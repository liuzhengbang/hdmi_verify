==> flow/design.v <==
`timescale 1ns / 1ps
module uart(
   input clk,
   input rst,
   input rx,
   output reg [7:0]rx_byte,
   input tx_enable,         
   output is_receiving,     
   output tx,
   input [7:0]tx_byte,
   output rx_available,          
   output is_transmitting  
   );
parameter CLOCK_DIVIDE = 12'd3867;  
parameter RX_IDLE = 3'd0;
parameter RX_CHECK_START = 3'd1;
parameter RX_READ_BITS = 3'd2;
parameter RX_CHECK_STOP = 3'd3;
parameter RX_DELAY_RESTART = 3'd4;
parameter RX_ERROR = 3'd5;
parameter RX_RECEIVED = 3'd6;
parameter TX_IDLE = 2'd0;
parameter TX_SENDING = 2'd1;
parameter TX_END_SENDING = 2'd2;
reg [12:0]rx_clk_divider = CLOCK_DIVIDE;
reg [12:0]tx_clk_divider = CLOCK_DIVIDE;
reg [2:0]recv_state = RX_IDLE;
reg [5:0]rx_countdown;
reg [3:0]rx_bits_remaining;
reg tx_out = 1'b1;
reg [1:0]tx_state = TX_IDLE;
reg [5:0]tx_countdown;
reg [3:0]tx_bits_remaining;
reg [7:0]tx_data;
assign rx_available = recv_state == RX_RECEIVED;
assign is_receiving = recv_state != RX_IDLE;
assign tx = tx_out;
assign is_transmitting = tx_state != TX_IDLE;
always @(posedge clk or posedge rst) begin
	if (rst) begin
		recv_state <= RX_IDLE;
	end
	else begin
		rx_clk_divider <= rx_clk_divider - 11'd1;
		if (!rx_clk_divider) begin
			rx_clk_divider <= CLOCK_DIVIDE;
			rx_countdown <= rx_countdown - 6'd1;
		end
		case (recv_state)
			RX_IDLE: begin
				if (!rx) begin
					rx_clk_divider <= CLOCK_DIVIDE;
					rx_countdown <= 6'd2;
					recv_state <= RX_CHECK_START;
				end
			end
			RX_CHECK_START: begin
				if (!rx_countdown) begin
					if (!rx) begin
						rx_countdown <= 6'd4;
						rx_bits_remaining <= 4'd7;
						recv_state <= RX_READ_BITS;
					end
					else begin
						recv_state <= RX_IDLE;
					end
				end
			end
			RX_READ_BITS: begin
				if (!rx_countdown) begin
					rx_byte <= {rx, rx_byte[7:1]};
					rx_countdown <= 6'd4;
					rx_bits_remaining <= rx_bits_remaining - 4'd1;
					recv_state <= rx_bits_remaining ? RX_READ_BITS : RX_CHECK_STOP;
				end
			end
			RX_CHECK_STOP: begin
				if (!rx_countdown) begin
					recv_state <= rx ? RX_RECEIVED : RX_CHECK_STOP;
				end
			end
			RX_RECEIVED: begin
				recv_state <= RX_IDLE;
			end
		endcase
	end
end
always @(posedge clk or posedge rst) begin
	if (rst) begin
		tx_state <= TX_IDLE;
	end
	else begin
		tx_clk_divider <= tx_clk_divider - 11'd1;
		if (!tx_clk_divider) begin
			tx_clk_divider <= CLOCK_DIVIDE;
			tx_countdown <= tx_countdown - 6'd1;
		end
		case (tx_state)
			TX_IDLE: begin
				if (tx_enable) begin
					tx_data <= tx_byte;
					tx_clk_divider <= CLOCK_DIVIDE;
					tx_countdown <= 6'd4;
					tx_out <= 1'b0;
					tx_bits_remaining <= 4'd8;
					tx_state <= TX_SENDING;
				end
			end
			TX_SENDING: begin
				if (!tx_countdown) begin
					if (tx_bits_remaining) begin
						tx_bits_remaining <= tx_bits_remaining - 4'd1;
						tx_out <= tx_data[0];
						tx_data <= {1'b0, tx_data[7:1]};
						tx_countdown <= 6'd4;
						tx_state <= TX_SENDING;
					end 
					else begin
						tx_out <= 1'b1;
						tx_countdown <= 6'd8;
						tx_state <= TX_END_SENDING;
					end
				end
			end
			TX_END_SENDING: begin
				if (!tx_countdown)
					tx_state <= TX_IDLE;
			end
		endcase
	end
end
endmodule
Tool chain data of uart
Tool output for the design above, in the order of the flow.
Lines are those of the file above, counted from 1.
Operators carry their Yosys type and port widths (W data, S select, Z words).
Library cell names are shortened.
Not given: n/a
- top module: uart
- clock: clk
- cell library: sky130hd
- corner: tt_025C_1v80

Word level
Source: Yosys, flattened and elaborated, memories not mapped. Widths are those after wreduce. Registers that Yosys merges into a memory's read port (data or address) are not register bits. Print and check cells do not count. Equal cells are merged and count once.
- noted flip-flop bits (word level): 68
- input port bits at 12
- output and inout bits: 12
- noted cells after elaboration: 99
- $add $sub $neg: 6
- equal/unequal tests at 15
- noted mux-type cells: 46
- bitwise gates (word level) at 1
- reductions and logical operators: 20
- operators with widths (operator ; number):
    $mux W13 ; 6
    $mux W6 ; 8
    $mux W4 ; 7
    $sub A13 B1 Y13 const B ; 2
    $logic_not A13 Y1 ; 2
    $mux W8 ; 3
    $ne A2 B2 Y1 const B ; 9
    $pmux W6 S3 ; 1
    $pmux W8 S2 ; 1
    $pmux W4 S2 ; 2
    $reduce_and A5 Y1 ; 3
    $pmux W3 S5 ; 1
    $mux W3 ; 5
    $sub A6 B1 Y6 const B ; 2
    $logic_not A6 Y1 ; 2
    $pmux W6 S2 ; 1
    $mux W2 ; 5
    $sub A4 B1 Y4 const B ; 2
    $reduce_and A4 Y1 ; 2
    $reduce_bool A4 Y1 ; 2
    $reduce_bool A2 Y1 ; 3
    $eq A3 B2 Y1 const B ; 2
    $reduce_bool A3 Y1 ; 2
    $pmux W2 S3 ; 1
    $reduce_bool A5 Y1 ; 1
    $mux W1 ; 4
    $eq A3 B1 Y1 const B ; 1
    $eq A3 B3 Y1 const B ; 1
Other operator kinds: 7; their cells: 7.

Logic depth
Yosys ltp: most cells in a row. Word level: on the elaborated netlist, between registers, memories and ports. Mapped: between sequential cells and ports; inverters and the memories' decode and read muxes count.
- noted depth after elaboration: 5
- ABC_AREA: 0
- noted mapped depth: 7
- depth with buffers taken out at 6

Netlist
Yosys stat after the flow's synthesis: flattened, memories mapped to cells. It holds for the ABC_AREA given above (unset counts as 0); a run with the other value may have another netlist.
Totals and module areas in this step are rounded.
- cells in the netlist: 317
- cell area after synthesis: 0.00352 mm²
- noted sequential area: 0.002017 mm²
- noted flip-flop cells: 68
- buffers: 5
- cell types (cell ; number ; total area (µm²)):
    edfxtp_1 ; 63 ; 1.89E+03
    nand2_1 ; 57 ; 213.955
    dfrtp_1 ; 5 ; 125.12
    nor2_1 ; 31 ; 116.362
    xnor2_1 ; 13 ; 113.859
    ha_1 ; 9 ; 112.608
    xor2_1 ; 12 ; 105.101
    inv_1 ; 17 ; 63.811
    nor3_1 ; 12 ; 60.058
    or4_1 ; 7 ; 52.55
    a21oi_1 ; 9 ; 45.043
    nor4_4 ; 2 ; 42.541
    nand3_1 ; 7 ; 35.034
    nor2b_1 ; 5 ; 31.28
    or3_1 ; 5 ; 31.28
    and2_1 ; 4 ; 25.024
    nand2b_1 ; 4 ; 25.024
    nor4_1 ; 4 ; 25.024
Other cell types: 31; their cells: 51.

Worst setup path after synthesis
OpenSTA on the mapped netlist: ideal clock, no wires. The path of least setup slack (recovery checks aside). Input and output delay are each 20% of the period. Register names are those of the netlist, which keeps one name where synthesis merged equal registers.
- path type: input to register
- start point: input port tx_enable
- end point: register tx_bits_remaining[0]
- period at 4490 ps
- input delay at 898 ps
- noted library setup time: 396 ps
- noted time at the first pin: 898 ps
- data arrival time: 2451 ps
- noted data required time: 4094 ps
- noted setup slack: 1642 ps
- noted path delay: 1949 ps
- stages on the path: 3
- path buffers at 0
- noted synthesis period reached: 2848 ps
"path delay" is the arrival time less input delay plus setup time.
"stages on the path" counts driving pins, that of a launching flip-flop among them; a cell with two outputs on the path counts twice.
"synthesis period reached" is the clock period less the worst setup slack; recovery checks do not enter. This is arithmetic on one report: input and output delays are still those of the set period (20% each).
Between the ends stands the longest chain of elaborated cells between them, by number of cells; it is not shown to be the way that was timed. Of several equally long chains one is given.
Each line given opens the expression or statement behind the cell; cells for indexed reads and writes are added by Yosys, which also makes memories of some case tables.
Only ways into the end's enable, where the timed path ends, are counted here.
- cell sequence: nor3b_1 > a21oi_1 > nor3_1
- noted cells in the longest elaborated chain: 2
- noted elaborated cells on any way between the ends: 2
- source lines of those cells: 0
- those cells by class: 1 x eq/ne; 1 x reduce/logical
- ends and longest elaborated chain, after synthesis (element ; line ; RTL):
    from (decl) ; 7 ; input tx_enable,
    $ne A2 B2 Y1 ; n/a ;
    $reduce_and A5 Y1 ; n/a ;
    to (assign) ; 105 ; tx_bits_remaining <= 4'd8;
    to (assign) ; 112 ; tx_bits_remaining <= tx_bits_remaining - 4'd1;
    to (decl) ; 33 ; reg [3:0]tx_bits_remaining;

Timing after layout
Path of least setup slack in the final report of run 1 (OpenROAD, finished layout, wires in). Where an end is a register, its clock arrival counts in the times.
The report prints the path's times to 10 ps; the period is as set.
- path type: register to output
- start point: register recv_state[1]
- end point: output port rx_available
- period at 2770 ps
- external output delay: 550 ps
- noted time at the first pin: 320 ps
- data arrival time: 1790 ps
- noted data required time: 2220 ps
- noted setup slack: 430 ps
- stages on the path: 4
- path buffers at 1
Between the ends stands the longest chain of elaborated cells between them, by number of cells; it is not shown to be the way that was timed. Of several equally long chains one is given.
A register here has more assigning lines than the two given.
- cell sequence: dfrtp_1 > nor2b_1 > and2_1 > clkdlybuf4s50_1
- noted cells in the longest elaborated chain: 1
- noted elaborated cells on any way between the ends: 1
- those cells by class: 1 x eq/ne
- ends and longest elaborated chain, post-layout (element ; line ; RTL):
    from (decl) ; 27 ; reg [2:0]recv_state = RX_IDLE;
    from (assign) ; 74 ; recv_state <= rx_bits_remaining ? RX_READ_BITS : RX_CHECK_STOP;
    from (assign) ; 79 ; recv_state <= rx ? RX_RECEIVED : RX_CHECK_STOP;
    $eq A3 B3 Y1 ; 35 ; assign rx_available = recv_state == RX_RECEIVED;
    to (decl) ; 11 ; output rx_available,

uart through Yosys and OpenROAD on sky130hd: 2 stored runs, unordered, with their settings and measured results. The constraints put input and output delay at 20% of the set period each and load the outputs with 0.01 pF.
"achieved clock period" is the run's clock period less its worst setup slack. It is reckoned from that one timing run; input and output delays stay at 20% of the period that was set.
By "worst path time" is meant the share of the clock period that the worst setup path is allowed (20% is reserved at inputs, 20% at outputs), minus its slack. Clock arrival times at its registers enter into it.
"total power after layout": no workload was simulated; the value follows from the tool's default switching activity.
"worst path time" is given in steps of 10 ps.
The measured numbers are rounded.

Run 1
Settings were period_ns = 2.77; CORE_UTILIZATION = 27; SETUP_SLACK_MARGIN = 0.28; PLACE_DENSITY_LB_ADDON = 0.21; HOLD_SLACK_MARGIN = 0.23; CORE_ASPECT_RATIO = 1.71; CORE_MARGIN = 3; CELL_PAD_IN_SITES_GLOBAL_PLACEMENT = 0; TNS_END_PERCENT = 90; GPL_TIMING_DRIVEN = 1; CAP_MARGIN = 10; MAX_ROUTING_LAYER = met4; SLEW_MARGIN = 20
- worst slack on setup checks: 427 ps
- final design utilization at 0.346
- area of the die: 0.01449 mm²
- post-route worst hold slack: 456 ps
- chip area after synthesis (Yosys) at 0.00352 mm²
- noted the worst path time: 1790 ps
- worst setup path kind: register to output
- total power after layout: 2771 µW
- achieved clock period at 2343 ps
- standard-cell area of the final layout: 0.00433 mm²

Run 2
Settings were period_ns = 2.77; CORE_UTILIZATION = 65; SETUP_SLACK_MARGIN = 0.11; CORE_ASPECT_RATIO = 0.59; CELL_PAD_IN_SITES_DETAIL_PLACEMENT = 1; TNS_END_PERCENT = 15; ABC_AREA = 1; CAP_MARGIN = 40; CORE_MARGIN = 2; SLEW_MARGIN = 20
- no results, placement failed with DPL-0033
