==> flow/design.v <==
`timescale 1ns / 1ps
module image_gererator(
  input [11:0] h_active_value,
  input [11:0] v_active_value,
  input [3:0] sel,
  input [11:0] step_count,
  input [23:0] time_count,
  input [7:0] frame_count,
  output reg[7:0] red,
  output reg[7:0] green,
  output reg[7:0] blue
  );
parameter WHITE_R 		= 8'hff;
parameter WHITE_G 		= 8'hff;
parameter WHITE_B 		= 8'hff;
parameter YELLOW_R 		= 8'hff;
parameter YELLOW_G 		= 8'hff;
parameter YELLOW_B 		= 8'h00;                              	
parameter CYAN_R 		  = 8'h00;
parameter CYAN_G 		  = 8'hff;
parameter CYAN_B 		  = 8'hff;                             	
parameter GREEN_R 		= 8'h00;
parameter GREEN_G 		= 8'hff;
parameter GREEN_B 		= 8'h00;
parameter MAGENTA_R 	= 8'hff;
parameter MAGENTA_G 	= 8'h00;
parameter MAGENTA_B 	= 8'hff;
parameter RED_R 		  = 8'hff;
parameter RED_G 		  = 8'h00;
parameter RED_B 		  = 8'h00;
parameter BLUE_R 		  = 8'h00;
parameter BLUE_G 		  = 8'h00;
parameter BLUE_B 		  = 8'hff;
parameter BLACK_R 		= 8'h00;
parameter BLACK_G 		= 8'h00;
parameter BLACK_B 		= 8'h00;
parameter H_TOTAL = 12'd1920;
parameter V_TOTAL = 12'd1080;
reg [1:0]is_black;
always@(*) begin
  if((h_active_value == 12'd0) && (v_active_value == 12'd0)) begin
    red <= {sel,step_count[11:8]};
    green <= step_count[7:0];
    blue <= frame_count;
  end
  else if((h_active_value == 12'd1) && (v_active_value == 12'd0)) begin
    red <= time_count[23:16];
    green <= time_count[15:8];
    blue <= time_count[7:0];
  end
  else 
  case (sel)
    4'b0000:
      begin
        if(is_black[0] + is_black[1] == 2'b01)         
		  begin
            red <= BLACK_R;
            green <= BLACK_G;
            blue <= BLACK_B;
			 end
		 else
			 begin
            red <= WHITE_R;
            green <= WHITE_G;
            blue <= WHITE_B;
          end
		end
	4'b0001:
		begin
			red <= h_active_value[7:0];
			green <= v_active_value[7:0];
			blue <= {h_active_value[11:8], v_active_value[11:8]};	
		end
	4'b0010:
		begin
			if((h_active_value == 12'h2cf) && (v_active_value == 12'h0f))
			begin
            red <= 8'hFF;
            green <= 8'hFE;
            blue <= 8'hFD;
			end
			else begin
				red <= 8'hAA;
            green <= 8'hBB;
            blue <= 8'hCC;
			end
		end
	4'b0011:
		begin
			if((h_active_value == 12'h2cf) && (v_active_value == 12'h0f))
			begin
            red <= 8'hFF;
            green <= 8'hFF;
            blue <= 8'hFD;
			end
			else begin
				red <= 8'hAA;
            green <= 8'hBB;
            blue <= 8'hCC;
			end
		end
	4'b0100:
		begin
			red <= h_active_value[7:0]+step_count[7:0];
			green <= v_active_value[7:0]+step_count[7:0];
			blue <= {h_active_value[11:8], v_active_value[11:8]}+step_count[7:0];	
		end
    default:
	   if(h_active_value == 12'b0 & v_active_value == 12'b0)
		  begin
            red <= BLUE_R;
            green <= BLUE_G;
            blue <= BLUE_B;
		  end
		else if(h_active_value == H_TOTAL - 12'd1 & v_active_value == 12'b0)
		  begin
            red <= BLUE_R;
            green <= BLUE_G;
            blue <= BLUE_B;
		  end
      else if(h_active_value == 12'b0)
		  begin
            red <= WHITE_R;
            green <= WHITE_G;
            blue <= WHITE_B;
		  end
      else if(h_active_value == H_TOTAL-1)
		  begin
            red <= WHITE_R;
            green <= WHITE_G;
            blue <= WHITE_B;
		  end
      else if(v_active_value == 12'b0)
		  begin
            red <= GREEN_R;
            green <= GREEN_G;
            blue <= GREEN_B;
		  end
		 else if(v_active_value == V_TOTAL - 12'd1)
		  begin
            red <= BLUE_R;
            green <= BLUE_G;
            blue <= BLUE_B;
		  end
      else if(v_active_value == V_TOTAL)
		  begin
            red <= GREEN_R;
            green <= GREEN_G;
            blue <= GREEN_B;
		  end
		else
		  begin
            red <= RED_R;
            green <= RED_G;
            blue <= RED_B;
		  end
	endcase
end
always@(h_active_value)
begin
  if(h_active_value < (H_TOTAL/4) * 1)
    begin
      is_black[1] = 1'b1;
    end
  else if(h_active_value < (H_TOTAL/4) * 2)
    begin
      is_black[1] = 1'b0;
    end
  else if(h_active_value < (H_TOTAL/4) * 3)
    begin
      is_black[1] = 1'b1;
    end
  else
    begin
      is_black[1] = 1'b0;
    end
end
always@(v_active_value)
begin
  if(v_active_value < (V_TOTAL/4) * 1)
    begin
      is_black[0] = 1'b1;
    end
  else if(v_active_value < (V_TOTAL/4) * 2)
    begin
      is_black[0] = 1'b0;
    end
  else if(v_active_value < (V_TOTAL/4) * 3)
    begin
      is_black[0] = 1'b1;
    end
  else
    begin
      is_black[0] = 1'b0;
    end
end
endmodule
`timescale 1ns / 1ps
module image_gererator_peripheral(
  input clk,
  input [11:0] h_active_value,
  input [11:0] v_active_value,
  input [3:0] sel,
  output reg[7:0] red,
  output reg[7:0] green,
  output reg[7:0] blue
  );
parameter H_TOTAL = 12'd1920;
parameter V_TOTAL = 12'd1080;
reg [11:0] h_advanced0;
wire [7:0] generated_r;
wire [7:0] generated_g;
wire [7:0] generated_b;
always@(posedge clk)
begin
  begin
    red <= generated_r;
	 green <= generated_g;
	 blue <= generated_b;
  end
end
always@(posedge clk)
begin
	if(h_active_value == H_TOTAL)
		begin
		   h_advanced0 <= 12'b0;
		end
	if(h_active_value == H_TOTAL - 12'b1)
		begin
		   h_advanced0 <= 12'b0;
		end
	else
		begin
			h_advanced0 <= h_active_value + 12'b1;
		end
end
image_gererator image_gererator (
  .h_active_value(h_advanced0),
  .v_active_value(v_active_value),
  .sel(sel),
  .red(generated_r),
  .green(generated_g),
  .blue(generated_b)
  );
endmodule
Step by step through the tools: image_gererator_peripheral. Tool output for the design above, in the order of the flow. Line numbers count from 1 in the design file above. Library cell names are shortened. The mark - stands for no value.

Design top: image_gererator_peripheral. Clock: clk. Cell library: sky130hd. Library corner: tt_025C_1v80.

After elaboration. Source: Yosys, flattened and elaborated, memories not mapped. Widths are those after wreduce; folded enables and synchronous resets count as part of the registers. Registers that Yosys merges into a memory's read port (data or address) are not register bits. Print and check cells do not count. Equal cells are merged and count once.

Add/subtract/negate cells: 5. The figure for $lt $le $gt $ge is 6. The entry for equal/unequal tests reads 12. Under multiplexer cells stands 40. Under bitwise operators stands 2. Reductions and logical operators: 7.

Operator list (count): two-way mux 8 bit (27); case mux 8 bit (select 4 bit) (2); == test 12 x 11 -> 1 bit with constant B (4); case mux 8 bit (select 5 bit) (1); < comparator 12 x 10 -> 1 bit with constant B (3); < comparator 12 x 9 -> 1 bit with constant B (2); logical NOT 12 bit (2); adder 8 bit (3); two-way mux 7 bit (3); adder 12 x 1 -> 12 bit with constant B (1); == test 12 x 1 -> 1 bit with constant B (1); == test 12 x 10 -> 1 bit with constant B (1); < comparator 12 x 11 -> 1 bit with constant B (1); == test 12 x 4 -> 1 bit with constant B (1); == test 4 x 2 -> 1 bit with constant B (2); two-way mux 6 bit (1); two-way mux 1 bit (6); == test 4 x 1 -> 1 bit with constant B (1); == test 4 x 3 -> 1 bit with constant B (1); logical NOT 4 bit (1); logical AND 1 bit (3); adder 1 x 1 -> 2 bit (1); AND 1 bit (2); == test 2 x 1 -> 1 bit with constant B (1); OR reduction 2 bit (1).

Under register bits stands 36. The figure for input bits is 29. The figure for output and inout bits is 24. For elaborated cells the number is 76.

Depth. Longest topological path by Yosys (ltp), each cell counted once; first at word level (registers and memories cut), then after technology mapping (sequential cells cut; the memories' decode and read muxes count).

For word-level depth the number is 11. The figure for ABC_AREA is 0. The entry for mapped depth reads 7. The figure for mapped depth without buffers is 6.

Netlist. The flow's flattened synthesis, as Yosys stat reports it; memories are mapped. The netlist is that of the ABC_AREA named above (0 if unset); the other value can give another one.

For cell count the number is 194. The entry for cell area after synthesis reads 1750.4 µm². The figure for sequential part of the area is 720.7 µm². The figure for flip-flop cells is 36. Under buffer cells stands 6.

Cells by type: dfxtp_1 (count 36, area in all 720.691 µm²); nand2_1 (count 21, area in all 78.826 µm²); nor2_1 (count 17, area in all 63.811 µm²); a21oi_1 (count 12, area in all 60.058 µm²); nand4_1 (count 8, area in all 50.048 µm²); nand3_1 (count 9, area in all 45.043 µm²); a21o_2 (count 5, area in all 43.792 µm²); xor2_1 (count 5, area in all 43.792 µm²); xnor2_1 (count 4, area in all 35.034 µm²); nor3_1 (count 6, area in all 30.029 µm²); o21ai_0 (count 6, area in all 30.029 µm²); a2111oi_4 (count 1, area in all 27.526 µm²); nor4b_1 (count 3, area in all 26.275 µm²); nand2b_1 (count 4, area in all 25.024 µm²); nor4_1 (count 4, area in all 25.024 µm²); buf_6 (count 2, area in all 22.522 µm²); mux2i_4 (count 1, area in all 22.522 µm²); nand3b_1 (count 3, area in all 22.522 µm²).

Other cell types: 32; their cells: 47. By module: a second synthesis without flattening, with its own total; a netlist apart from the flattened one above.

For cells (unflattened synthesis) the number is 397. The entry for area total of the unflattened synthesis reads 3160.5 µm².

Rows give one instance, submodules left out.

By module: image_gererator (instances 1, cells 318, area 2164.6 µm², sequential area 0.0 µm²); image_gererator_peripheral (instances 1, cells 79, area 996.0 µm², sequential area 720.7 µm²).

Timing after synthesis. OpenSTA on the mapped netlist: ideal clock, no wires. The path of least setup slack (recovery checks aside). Input and output delay are each 20% of the period. Register names are those of the netlist, which keeps one name where synthesis merged equal registers.

Path type: input to register. From: in v_active_value[4]. To: reg red[4]. The entry for clock period reads 2.53 ns. Under external input delay stands 0.506 ns. The figure for setup time is 0.127 ns. Under time at the first pin stands 0.506 ns. The figure for data arrival time is 2.117 ns. For data required time the number is 2.403 ns. For path slack the number is 0.286 ns. Under path delay stands 1.738 ns. The entry for driving pins on the path reads 7. The entry for path buffers reads 1. The figure for synthesis period reached is 2.244 ns.

"path delay" is the arrival time less input delay plus setup time. "driving pins on the path": output pins that drive a net of the path, with the launching flip-flop's if there is one; two outputs of one cell count as two. "synthesis period reached" is the clock period less the worst setup slack; recovery checks do not enter. This is arithmetic on one report: input and output delays are still those of the set period (20% each). The rows between start and end are the longest chain of elaborated cells between them; the timing report does not say that the signal goes this way. Where chains are equally long, one stands for them. Each line given opens the expression or statement behind the cell; cells for indexed reads and writes are added by Yosys, which also makes memories of some case tables.

Cells stage by stage: buf_6 a211o_2 a2111oi_4 a31oi_2 mux2i_4 a2111oi_0 o21ai_1. The entry for cells in the longest elaborated chain reads 11. Elaborated cells on any way between the ends: 29. Those cells by class: add/sub: 1; compare: 3; eq/ne: 4; mux: 15; logic: 2; reduce/logical: 4.

RTL lines, path after synthesis: from (decl) (RTL line 202) `input [11:0] v_active_value,`; == test 12 x 11 -> 1 bit (RTL line 145) `else if(v_active_value == V_TOTAL)`; two-way mux 8 bit (RTL line 145); two-way mux 8 bit (RTL line 139) `else if(v_active_value == V_TOTAL - 12'd1)`; two-way mux 8 bit (RTL line 133) `else if(v_active_value == 12'b0)`; two-way mux 8 bit (RTL line 127) `else if(h_active_value == H_TOTAL-1)`; two-way mux 8 bit (RTL line 121) `else if(h_active_value == 12'b0)`; two-way mux 8 bit (RTL line 115) `else if(h_active_value == H_TOTAL - 12'd1 & v_active_value == 12'b0)`; two-way mux 8 bit (RTL line 109) `if(h_active_value == 12'b0 & v_active_value == 12'b0)`; case mux 8 bit (select 4 bit) (RTL line 52) `case (sel)`; two-way mux 8 bit (RTL line 46) `else if((h_active_value == 12'd1) && (v_active_value == 12'd0)) begin`; two-way mux 8 bit (RTL line 41) `if((h_active_value == 12'd0) && (v_active_value == 12'd0)) begin`; to (assign) (RTL line 217) `red <= generated_r;`; to (decl) (RTL line 204) `output reg[7:0] red,`.

Worst path after layout. From the final timing report of flow run A: the path of least setup slack in the routed layout; clock arrival at registers is part of the times.

Path type: input to register. From: in v_active_value[6]. To: reg red[2]. The entry for clock period reads 2.21 ns. Under external input delay stands 0.44 ns. The figure for setup time is 0.12 ns. Under time at the first pin stands 0.44 ns. The figure for data arrival time is 2.21 ns. For data required time the number is 2.37 ns. For path slack the number is 0.16 ns. The entry for driving pins on the path reads 8. The entry for path buffers reads 2.

The rows between start and end are the longest chain of elaborated cells between them; the timing report does not say that the signal goes this way. Where chains are equally long, one stands for them.

Cells stage by stage: clkdlybuf4s15_1 a211o_2 a2111oi_4 a31oi_4 mux2i_4 buf_12 nor3_4 a21oi_1. The entry for cells in the longest elaborated chain reads 11. Elaborated cells on any way between the ends: 29. Those cells by class: add/sub: 1; compare: 3; eq/ne: 4; mux: 15; logic: 2; reduce/logical: 4.

RTL lines, path post-layout: from (decl) (RTL line 202) `input [11:0] v_active_value,`; == test 12 x 11 -> 1 bit (RTL line 145) `else if(v_active_value == V_TOTAL)`; two-way mux 8 bit (RTL line 145); two-way mux 8 bit (RTL line 139) `else if(v_active_value == V_TOTAL - 12'd1)`; two-way mux 8 bit (RTL line 133) `else if(v_active_value == 12'b0)`; two-way mux 8 bit (RTL line 127) `else if(h_active_value == H_TOTAL-1)`; two-way mux 8 bit (RTL line 121) `else if(h_active_value == 12'b0)`; two-way mux 8 bit (RTL line 115) `else if(h_active_value == H_TOTAL - 12'd1 & v_active_value == 12'b0)`; two-way mux 8 bit (RTL line 109) `if(h_active_value == 12'b0 & v_active_value == 12'b0)`; case mux 8 bit (select 4 bit) (RTL line 52) `case (sel)`; two-way mux 8 bit (RTL line 46) `else if((h_active_value == 12'd1) && (v_active_value == 12'd0)) begin`; two-way mux 8 bit (RTL line 41) `if((h_active_value == 12'd0) && (v_active_value == 12'd0)) begin`; to (assign) (RTL line 217) `red <= generated_r;`; to (decl) (RTL line 204) `output reg[7:0] red,`.

Flow measurements of image_gererator_peripheral on sky130hd: 2 stored runs with different settings, listed in no order. Input and output delays are each 20% of the period that was set; the output load is 0.01 pF. "period reached" means the clock period less the worst setup slack. The figure is calculated, with input and output delays left at 20% of the set period. "worst setup path time" = time allowed to the worst setup path (clock period - input delay - output delay, where it has them) - its slack; a late launch clock adds to it, a late capture clock takes from it. "power consumption": no workload was simulated; the value follows from the tool's default switching activity.

Files of flow run A:
==> flow/run.sh <==
#!/bin/bash
# the make line also repeats the synthesis and layout settings of config.mk as NAME=value (left out here)
make -C /OpenROAD-flow-scripts/flow DESIGN_CONFIG=/design/flow/config.mk WORK_HOME=/design/flow/orfs CLKGATE_MAP_FILE= finish
==> flow/config.mk <==
export PLATFORM = sky130hd
export DESIGN_NAME = image_gererator_peripheral
export DESIGN_NICKNAME = image_gererator_peripheral
export VERILOG_FILES = /design/flow/design.v
export SDC_FILE = /design/flow/constraint.sdc
export NUM_CORES = 4
export LEC_CHECK = 0
export ABC_AREA = 0
export CAP_MARGIN = 20
export CORE_MARGIN = 2
export CORE_UTILIZATION = 30
export GPL_TIMING_DRIVEN = 1
export PLACE_DENSITY_LB_ADDON = 0.13
export SETUP_SLACK_MARGIN = 0.05
export SLEW_MARGIN = 20
==> flow/constraint.sdc <==
create_clock -name core_clock -period 2.21 [get_ports {clk}]
set_input_delay 0.4420 -clock core_clock [delete_from_list [all_inputs] [get_ports {clk}]]
set_output_delay 0.4420 -clock core_clock [all_outputs]
set_load 0.01 [all_outputs]

Results of flow run A. The measured synthesized cell area is 1750.4 µm². The power consumption stands at 1505 uW. The setup TNS comes to 0.000 ns. The worst hold slack in the final report reads 0.467 ns. The period reached is 2.049 ns. For the die outline area the run shows 6461.8 µm². The worst setup path time stands at 1.61 ns. Worst setup path kind: input to register. For the utilization after layout the run shows 50.9%. The standard-cell area after layout stands at 2835.2 µm². The worst setup slack after layout reads 0.161 ns.

Files of flow run B:
==> flow/run.sh <==
#!/bin/bash
# the make line also repeats the synthesis and layout settings of config.mk as NAME=value (left out here)
make -C /OpenROAD-flow-scripts/flow DESIGN_CONFIG=/design/flow/config.mk WORK_HOME=/design/flow/orfs CLKGATE_MAP_FILE= finish
==> flow/config.mk <==
export PLATFORM = sky130hd
export DESIGN_NAME = image_gererator_peripheral
export DESIGN_NICKNAME = image_gererator_peripheral
export VERILOG_FILES = /design/flow/design.v
export SDC_FILE = /design/flow/constraint.sdc
export NUM_CORES = 4
export LEC_CHECK = 0
export CAP_MARGIN = 20
export CORE_ASPECT_RATIO = 0.58
export CORE_MARGIN = 2
export CORE_UTILIZATION = 56
export CTS_CLUSTER_SIZE = 82
export HOLD_SLACK_MARGIN = 0.26
export MIN_ROUTING_LAYER = met2
export PLACE_DENSITY = 0.49
export SETUP_SLACK_MARGIN = 0.6
export SLEW_MARGIN = 20
==> flow/constraint.sdc <==
create_clock -name core_clock -period 2.04 [get_ports {clk}]
set_input_delay 0.4080 -clock core_clock [delete_from_list [all_inputs] [get_ports {clk}]]
set_output_delay 0.4080 -clock core_clock [all_outputs]
set_load 0.01 [all_outputs]

Outcome of flow run B: incomplete, clock tree synthesis halted on DPL-0038.
